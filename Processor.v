==> flow/design.v <==
`timescale 1ns / 1ps
module Processor(clk, rst, manual_pc, pc_manual_override, zero_flag, data1, rdReg_addr1, rdReg_addr2);
input clk, rst, pc_manual_override;
input [2:0] manual_pc;
reg [2:0] pc;
wire [15:0] instruction;
wire [1:0] sig_ALUop;
wire sig_regDst, sig_jump, sig_branch, sig_memRead, sig_memtoReg,
	 sig_memWrite, sig_ALUsrc, sig_regWrite, sign_or_zero;
wire [2:0] write_reg_addr;
output [15:0] data1;
wire [15:0] data2, mux_alusrc_dataout;
wire [2:0] sig_alu_control;
wire [2:0] alu_out_addr;
wire [15:0] read_data_out;
wire [15:0] alu_output;
wire [15:0] zero_ext_imm;
output [2:0] rdReg_addr1, rdReg_addr2;
output zero_flag;
always@(posedge clk or posedge rst) begin
    if (rst)
        pc <= 3'b000;  
    else if (pc_manual_override)
        pc <= manual_pc;  
    else
        pc <= pc + 1;  
end
instruction_mem ins_mem (pc, instruction);
assign rdReg_addr1 = instruction[12:10],
	   rdReg_addr2 = instruction[9:7];
assign zero_ext_imm = {9'b000000000, instruction[6:0]};
control_signal c_sig (rst, instruction[15:13], sig_ALUop, sig_regDst, sig_jump,
					 sig_branch, sig_memRead, sig_memtoReg, sig_memWrite,
					 sig_ALUsrc, sig_regWrite, sign_or_zero);
ALUcontrol alucon (sig_ALUop, instruction[3:0], sig_alu_control);
mux2_1_3bits reg_dst (.rt(rdReg_addr2), .rd(instruction[6:4]), 
		.select(sig_regDst), .write_reg_addr(write_reg_addr));
register_file regf (.clk(clk), .sig_regWrite(sig_regWrite), .wr_addr(write_reg_addr),
		 		.wr_data(alu_output), .rd_addr1(rdReg_addr1),
		 		.rd_addr2(rdReg_addr2), .data1(data1), .data2(data2));
mux2_1_16bits alu_src (.a(data2), .b(zero_ext_imm), .select(sig_ALUsrc),
		.data_out(mux_alusrc_dataout));
ALU alu_mod (data1, mux_alusrc_dataout, sig_alu_control, alu_output, zero_flag);
data_mem dm (.clk(clk), .sig_mem_write(sig_memWrite), .sig_mem_read(sig_memRead),
	 .addr(alu_output[2:0]), .write_data(data2), .read_data_out(read_data_out));
endmodule
`timescale 1ns / 1ps
module ALU(a, b, sig_alu_control, result, sig_zero);
input [15:0] a, b;
input [2:0] sig_alu_control;
output reg [15:0] result;
output reg sig_zero;
always@(*) begin
case(sig_alu_control)
	3'b000: result=a+b;     
	3'b001: result=a-b;     
	3'b010: result=a&b;     
	3'b011: result=a|b;     
	3'b100:  
		if (a<b) result=16'd1;  
		else result=16'b0;      
	default: result=a+b;
endcase
end
always@(result) begin  
if (result==16'b0)     
	sig_zero<=1'b1;		   
else
	sig_zero<=1'b0; end
endmodule
`timescale 1ns / 1ps
module ALUcontrol(sig_ALUop, func, sig_alu_control);
input [1:0] sig_ALUop;
input [3:0] func;
output reg [2:0] sig_alu_control;
wire [5:0] ALUcontrolfn;
assign ALUcontrolfn = {sig_ALUop, func};
always@(ALUcontrolfn) begin
casex(ALUcontrolfn)
6'b11xxxx: sig_alu_control=3'b000;
6'b10xxxx: sig_alu_control=3'b001;
6'b01xxxx: sig_alu_control=3'b010;
6'b000000: sig_alu_control=3'b000;  
6'b000001: sig_alu_control=3'b001;  
6'b000010: sig_alu_control=3'b010;  
6'b000011: sig_alu_control=3'b011;  
6'b000100: sig_alu_control=3'b100;  
default: sig_alu_control=3'b000;
endcase
end
endmodule
`timescale 1ns / 1ps
module control_signal(rst, opcode, sig_ALUop, sig_regDst, sig_jump, sig_branch, sig_memRead,
                 sig_memtoReg, sig_memWrite, sig_ALUsrc, sig_regWrite, sign_or_zero);
input rst;
input [2:0] opcode;
output reg [1:0] sig_ALUop;
output reg sig_regDst, sig_jump, sig_branch, sig_memRead, sig_memtoReg, sig_memWrite,
		   sig_ALUsrc, sig_regWrite, sign_or_zero;
always@(*) begin
if (rst==1'b1) begin
	sig_ALUop <= 2'b00;
	sig_regDst <= 1'b0;
    sig_jump <= 1'b0;
    sig_branch <= 1'b0;
    sig_memRead <= 1'b0;
    sig_memtoReg <= 1'b0;
    sig_memWrite <= 1'b0;
    sig_ALUsrc <= 1'b0;
    sig_regWrite <= 1'b0;
    sign_or_zero <= 1'b1; end 
else begin
case(opcode)
3'b000: begin  
		sig_regDst <= 1'b1;
		sig_jump <= 1'b0;
		sig_branch <= 1'b0;
        sig_memRead <= 1'b0;
        sig_memtoReg <= 1'b0;
        sig_ALUop <= 2'b00;
		sig_memWrite <= 1'b0;
        sig_ALUsrc <= 1'b0;
        sig_regWrite <= 1'b1;
        sign_or_zero <= 1'b1; end
3'b001: begin  
        sig_ALUop <= 2'b00;
        sig_regDst <= 1'b1;
        sig_jump <= 1'b0;
        sig_branch <= 1'b0;
        sig_memRead <= 1'b0;
        sig_memtoReg <= 1'b0;
        sig_memWrite <= 1'b0;
        sig_ALUsrc <= 1'b0;
        sig_regWrite <= 1'b1;
        sign_or_zero <= 1'b1; end
3'b010: begin  
        sig_ALUop <= 2'b01;
        sig_regDst <= 1'b0;
        sig_jump <= 1'b1;
        sig_branch <= 1'b0;
        sig_memRead <= 1'b0;
        sig_memtoReg <= 1'b0;
        sig_memWrite <= 1'b0;
        sig_ALUsrc <= 1'b0;
        sig_regWrite <= 1'b0;
        sign_or_zero <= 1'b1; end
3'b011: begin  
        sig_ALUop <= 2'b01;
        sig_regDst <= 1'b1;
        sig_jump <= 1'b1;
        sig_branch <= 1'b0;
        sig_memRead <= 1'b0;
        sig_memtoReg <= 1'b1;
        sig_memWrite <= 1'b0;
        sig_ALUsrc <= 1'b0;
        sig_regWrite <= 1'b1;
        sign_or_zero <= 1'b1; end
3'b100: begin  
        sig_ALUop <= 2'b10;
        sig_regDst <= 1'b0;
        sig_jump <= 1'b0;
        sig_branch <= 1'b0;
        sig_memRead <= 1'b1;
        sig_memtoReg <= 1'b1;
        sig_memWrite <= 1'b0;
        sig_ALUsrc <= 1'b1;
        sig_regWrite <= 1'b1;
        sign_or_zero <= 1'b1; end
3'b101: begin  
        sig_ALUop <= 2'b10;
        sig_regDst <= 1'b1;
        sig_jump <= 1'b0;
        sig_branch <= 1'b0;
        sig_memRead <= 1'b0;
        sig_memtoReg <= 1'b0;
        sig_memWrite <= 1'b0;
        sig_ALUsrc <= 1'b0;
        sig_regWrite <= 1'b0;
        sign_or_zero <= 1'b1; end
3'b110: begin  
        sig_ALUop <= 2'b11;
        sig_regDst <= 2'b00;
        sig_jump <= 1'b0;
        sig_branch <= 1'b0;
        sig_memRead <= 1'b0;
        sig_memtoReg <= 1'b0;
        sig_memWrite <= 1'b0;
        sig_ALUsrc <= 1'b0;
        sig_regWrite <= 1'b0;
        sign_or_zero <= 1'b1; end
3'b111: begin  
        sig_ALUop <= 2'b11;
        sig_regDst <= 1'b0;
        sig_jump <= 1'b0;
        sig_branch <= 1'b0;
        sig_memRead <= 1'b0;
        sig_memtoReg <= 1'b0;
        sig_memWrite <= 1'b0;
        sig_ALUsrc <= 1'b1;
        sig_regWrite <= 1'b1;
        sign_or_zero <= 1'b1; end
default: begin
        sig_ALUop <= 2'b00;
        sig_regDst <= 1'b0;
        sig_jump <= 1'b0;
        sig_branch <= 1'b0;
        sig_memRead <= 1'b0;
        sig_memtoReg <= 1'b0;
        sig_memWrite <= 1'b0;
        sig_ALUsrc <= 1'b0;
        sig_regWrite <= 1'b0;
        sign_or_zero <= 1'b1; end
endcase
end
end
endmodule
`timescale 1ns / 1ps
module data_mem(clk, sig_mem_write, sig_mem_read, addr, write_data, read_data_out);
input clk, sig_mem_write, sig_mem_read;
input [2:0] addr;
input [15:0] write_data;
output reg [15:0] read_data_out;
reg [15:0] data_mem_block [0:7];
initial begin
	data_mem_block[0] <= 16'b0000000001000101;
	data_mem_block[1] <= 16'b0000000000000110;
	data_mem_block[2] <= 16'b0000000000001001;
	data_mem_block[3] <= 16'b0000000000000000;
	data_mem_block[4] <= 16'b0000000000000000;
	data_mem_block[5] <= 16'b0000000000000000;
	data_mem_block[6] <= 16'b0000000000000000;
	data_mem_block[7] <= 16'b0000000000000000;
end
always@(posedge clk) begin
	if (sig_mem_write==1'b1 && sig_mem_read==1'b0 && addr<=3'b111) begin
		data_mem_block[addr] <= write_data;
	end
end
always@(*) begin
	if (sig_mem_write==1'b0 && sig_mem_read==1'b1 && addr<=3'b111) begin
		read_data_out = data_mem_block[addr];
	end
	else begin
		read_data_out = 16'bxxxxxxxxxxxxxxxx; 
	end
end
endmodule
`timescale 1ns / 1ps
module instruction_mem(pc, instruction);
input [2:0] pc;
output reg [15:0] instruction;
reg [15:0] instn_memory [0:7];
initial begin
	instn_memory[0]  <= 16'b000_001_010_000_0000;  
	instn_memory[1]  <= 16'b000_001_010_000_0001;  
	instn_memory[2]  <= 16'b000_001_010_000_0010;  
	instn_memory[3]  <= 16'b000_001_010_000_0011;  
	instn_memory[4]  <= 16'b001_001_010_000_0100;  
	instn_memory[5]  <= 16'b111_011_111_0011111;  
	instn_memory[6]  <= 16'b000_000_000_000_0000;
	instn_memory[7]  <= 16'b000_000_000_000_0000;
end
always@(*) begin
	instruction <= instn_memory[pc]; end
endmodule
`timescale 1ns / 1ps
module mux2_1_16bits(a, b, select, data_out);
input select;
input [15:0] a, b;
output reg [15:0] data_out;
always@(*) begin
if (select)
	data_out <= b;
else
	data_out <= a;
end
endmodule
`timescale 1ns / 1ps
module mux2_1_3bits(rt, rd, select, write_reg_addr);
input select;
input [2:0] rt, rd;
output reg [2:0] write_reg_addr;
always@(*) begin
if (~select)
	write_reg_addr <= rt;
else
	write_reg_addr <= rd;
end
endmodule
`timescale 1ns / 1ps
module register_file(clk, sig_regWrite, wr_addr, wr_data,
                    rd_addr1, rd_addr2,
                    data1, data2);
input clk, sig_regWrite;
input [2:0] rd_addr1, rd_addr2, wr_addr;
input [15:0] wr_data;
output reg [15:0] data1, data2;
reg [15:0] reg_file_ram [0:7];
initial begin
	reg_file_ram[0]  <= 16'b0000000000000001;
	reg_file_ram[1]  <= 16'b0000000000001110;  
	reg_file_ram[2]  <= 16'b0000000000000100;  
	reg_file_ram[3]  <= 16'b0000000001000101;  
	reg_file_ram[4]  <= 16'b0000000000000000;
	reg_file_ram[5]  <= 16'b0000000000000000;
	reg_file_ram[6]  <= 16'b0000000001000000;
	reg_file_ram[7]  <= 16'b0000000001000010;
end
always@(posedge clk) begin
	if (sig_regWrite)
		reg_file_ram[wr_addr] <= wr_data;
end
always@(*) begin
	data1 <= reg_file_ram[rd_addr1];
	data2 <= reg_file_ram[rd_addr2]; 
end
endmodule
From RTL to reports: Processor

Tool output for the design above, in the order of the flow.
Line numbers count from 1 in the design file above.
Operators carry their Yosys type and port widths (W data, S select, Z words).
Library cell names are shortened.
The mark -- stands for no value.

Top module: Processor
Clock port: clk
Standard-cell library: sky130hd
Corner: tt_025C_1v80

Word level

Yosys after proc, flatten, opt, wreduce and memory -nomap, before mapping. Enables and synchronous resets that opt folds into registers are not counted as muxes. Memory bits, and registers merged into a memory's read port (data or address), are not among the register bits. Print and check cells are not counted. Equal cells are merged and count once.
Memory sizes are those after Yosys's memory passes, which may raise the word count (mostly to a power of two), join words into wider ones and drop unused or constant bits.

Bits in registers: 3
Bits in writable memories: 128
Bits in read-only memories: 168
Memories kept: 3
Output and inout port bits: 23
Elaborated cells: 37

Add/subtract/negate cells: 3
$lt $le $gt $ge: 1
Equality and inequality tests: 10
Muxes and demuxes: 14
Bitwise operators: 2
Reduce/logical cells: 3

Memory list:

| memory               | depth | width | rd ports | write ports | line | source |
| regf.reg_file_ram    | 8     | 16    | 2        | 1           | 298  | `reg [15:0] reg_file_ram [0:7];` |
| ins_mem.instn_memory | 8     | 13    | 1        | 0           | 252  | `reg [15:0] instn_memory [0:7];` |
| (no name shown)      | 8     | 8     | 1        | 0           | 113  | `case(opcode)` |

Operators with widths:

| kind                  | count |
| $pmux W16 S4          | 1 |
| $mux W16              | 2 |
| $add A16 B16 Y16      | 1 |
| $sub A16 B16 Y16      | 1 |
| $lt A16 B16 Y1        | 1 |
| $and A16 B16 Y16      | 1 |
| $or A16 B16 Y16       | 1 |
| $logic_not A16 Y1     | 1 |
| $eq A6 B2 Y1 const B  | 2 |
| $pmux W3 S4           | 1 |
| $mux W3               | 3 |
| $eq A3 B2 Y1 const B  | 2 |
| $eq A6 B1 Y1 const B  | 1 |
| $eq A6 B3 Y1 const B  | 1 |
| $mux W1               | 6 |
| $reduce_or A2 Y1      | 2 |
| $add A3 B1 Y3 const B | 1 |
| $eq A3 B1 Y1 const B  | 1 |
| $eq A3 B3 Y1 const B  | 1 |
| $eq A2 B1 Y1 const B  | 1 |
| $eq A2 B2 Y1 const B  | 1 |
| $mux W2               | 1 |

Longest topological paths

Depth = most cells in a row (Yosys ltp): at word level without a register or memory, in the mapped netlist without a sequential cell, where the memories' decode and read muxes count.

Depth after elaboration: 8
ABC_AREA: 0
Gate-level depth with buffers: 23

Mapped cells and area

Yosys stat after the flow's synthesis: flattened, memories mapped to cells. It holds for the ABC_AREA given above (unset counts as 0); a run with the other value may have another netlist.

Cell count: 605
Synthesis area: 6507.5 µm²
Mapped flip-flops: 99
Buffer cells: 31

Cell types:

| type     | count | area in all (µm²) |
| edfxtp_1 | 96    | 2.88E+03 |
| ha_1     | 58    | 725.696 |
| mux4_2   | 15    | 337.824 |
| nand2_1  | 64    | 240.23 |
| a21oi_1  | 41    | 205.197 |
| inv_1    | 47    | 176.419 |
| nor2_1   | 38    | 142.637 |
| mux2i_1  | 14    | 140.134 |
| a21o_1   | 13    | 97.594 |
| o211ai_1 | 11    | 82.579 |
| clkbuf_1 | 20    | 75.072 |
| dfrtp_1  | 3     | 75.072 |
| nor3_1   | 15    | 75.072 |
| o21ai_0  | 15    | 75.072 |
| and3_1   | 11    | 68.816 |
| xnor2_1  | 7     | 61.309 |
| a211oi_1 | 8     | 60.058 |
| a221oi_1 | 6     | 52.55 |

Other cell types: 56; their cells: 123.
By module: a second synthesis without flattening, with its own total; a netlist apart from the flattened one above.

Cell total of the unflattened synthesis: 725
Area total of the unflattened synthesis: 9456.6 µm²

Rows give one instance, submodules left out.

By module:

| module          | times used | cells | area (µm²) | sequential area (µm²) |
| register_file   | 1          | 255   | 6044.5     | 3843.7 |
| ALU             | 1          | 390   | 2657.5     | 0.0 |
| mux2_1_16bits   | 1          | 18    | 249.0      | 0.0 |
| control_signal  | 1          | 22    | 162.7      | 0.0 |
| Processor       | 1          | 12    | 136.4      | 75.1 |
| instruction_mem | 1          | 18    | 120.1      | 0.0 |
| ALUcontrol      | 1          | 7     | 52.6       | 0.0 |
| mux2_1_3bits    | 1          | 3     | 33.8       | 0.0 |

Path before layout

Source: OpenSTA report_checks on the synthesized netlist (no wires, ideal clock, input and output delay 20% of the period each), path of least setup slack; recovery checks are left aside. Register names are those of the netlist, which keeps one name where synthesis merged equal registers.

Path type: input-to-output
Start point: input port rst
End point: output port zero_flag
Period: 11.5 ns
External input delay: 2.300 ns
External output delay: 2.300 ns
Time at the first pin: 2.300 ns
Data arrival time: 5.896 ns
Slack: 3.304 ns
Path delay: 3.596 ns
Driving pins on the path: 16
Synthesis period reached: 8.196 ns

"path delay" = arrival - input delay + setup time.
A path that ends at an output port has no setup time.
"driving pins on the path" counts driving pins, that of a launching flip-flop among them; a cell with two outputs on the path counts twice.
"synthesis period reached" is the clock period less the worst setup slack; recovery checks do not enter. This is arithmetic on one report: input and output delays are still those of the set period (20% each).
The rows between start and end are the longest chain of elaborated cells between them; the timing report does not say that the signal goes this way. Where chains are equally long, one stands for them.
A line is the first line of the expression or statement that the cell stems from. Yosys adds cells for indexed reads and writes and turns some case tables into memories.

Cells stage by stage: inv_1 nand3_1 inv_1 or2_2 inv_1 ha_1 clkbuf_1 nor2b_1 a211oi_1 o21ai_1 a41oi_1 mux2_1 or3_1 nor3_1 and4b_1 nor3b_2
Cells in the longest elaborated chain: 8

Ends and longest elaborated chain, post-synthesis:

| what               | line | source |
| start: declaration | 3    | `input clk, rst, pc_manual_override;` |
| $mux W2            | 101  | `if (rst==1'b1) begin` |
| $eq A2 B1 Y1       | 79   | `casex(ALUcontrolfn)` |
| $reduce_or A2 Y1   | --   |  |
| $pmux W3 S4        | 79   |  |
| $eq A3 B3 Y1       | 54   | `case(sig_alu_control)` |
| $pmux W16 S4       | 54   |  |
| $logic_not A16 Y1  | 66   | `if (result==16'b0)` |
| $mux W1            | 66   |  |
| end: declaration   | 19   | `output zero_flag;` |

Nets of the timed path that keep an RTL name, with a line that drives or declares them; the list need not be complete.

Named nets, post-synthesis:

| net                | line |
| alu_mod.result[11] | 54 |

Timing after layout

Path of least setup slack in the final report of run A (OpenROAD, finished layout, wires in). Where an end is a register, its clock arrival counts in the times.

Path type: input-to-output
Start point: input port rst
End point: output port zero_flag
Period: 12.2 ns
External input delay: 2.44 ns
External output delay: 2.44 ns
Time at the first pin: 2.44 ns
Data arrival time: 7.60 ns
Slack: 2.16 ns
Driving pins on the path: 16

The rows between start and end are the longest chain of elaborated cells between them; the timing report does not say that the signal goes this way. Where chains are equally long, one stands for them.

Cells stage by stage: clkdlybuf4s50_1 inv_1 nor2_1 a221oi_1 a21o_1 ha_1 nor3_2 nand4_1 a2111oi_1 or3b_1 and3_1 o211ai_1 nor3_1 and4b_1 nor3b_2 clkdlybuf4s50_1
Cells in the longest elaborated chain: 8

Ends and longest elaborated chain, post-layout:

| what               | line | source |
| start: declaration | 3    | `input clk, rst, pc_manual_override;` |
| $mux W2            | 101  | `if (rst==1'b1) begin` |
| $eq A2 B1 Y1       | 79   | `casex(ALUcontrolfn)` |
| $reduce_or A2 Y1   | --   |  |
| $pmux W3 S4        | 79   |  |
| $eq A3 B3 Y1       | 54   | `case(sig_alu_control)` |
| $pmux W16 S4       | 54   |  |
| $logic_not A16 Y1  | 66   | `if (result==16'b0)` |
| $mux W1            | 66   |  |
| end: declaration   | 19   | `output zero_flag;` |

Nets of the timed path that keep an RTL name, with a line that drives or declares them; the list need not be complete.

Named nets, post-layout:

| net                | line |
| alu_mod.result[13] | 54 |

Memo
Re: implementation data of Processor

Module Processor, platform sky130hd: 2 stored runs of the flow (Yosys, OpenROAD) with differing settings, in no particular order. Input and output delays are each 20% of the period that was set; the output load is 0.01 pF.
By "time used up by the worst setup path" is meant the share of the clock period that the worst setup path is allowed (20% is reserved at inputs, 20% at outputs), minus its slack. Clock arrival times at its registers enter into it.
Settings: . = not set for that run.

| setting or result                         | run A           | run B           |
| period_ns                                 | 12.2            | 12.6            |
| CORE_UTILIZATION                          | 39              | 54              |
| SETUP_SLACK_MARGIN                        | 1.89            | .               |
| PLACE_DENSITY_LB_ADDON                    | 0.19            | 0.28            |
| CORE_MARGIN                               | 7               | 2               |
| CELL_PAD_IN_SITES_DETAIL_PLACEMENT        | 1               | .               |
| TNS_END_PERCENT                           | 15              | 10              |
| GPL_ROUTABILITY_DRIVEN                    | 0               | .               |
| SLEW_MARGIN                               | 20              | 0               |
| MIN_ROUTING_LAYER                         | met1            | .               |
| CAP_MARGIN                                | 20              | 5               |
| CORE_ASPECT_RATIO                         | .               | 1.03            |
| ABC_AREA                                  | .               | 1               |
| setup slack of the worst path (ns)        | 2.157           | 3.514           |
| post-layout utilization (%)               | 45.5            | 62.0            |
| time used up by the worst setup path (ns) | 5.16            | 4.05            |
| worst path kind                           | input-to-output | input-to-output |
| area inside the die boundary (µm²)        | 20499.1         | 14029.9         |
| post-synthesis cell area (µm²)            | 6507.5          | 7073.0          |
| worst-case hold slack (ns)                | 0.894           | 0.552           |
| standard-cell area after layout (µm²)     | 7484.7          | 7946.4          |
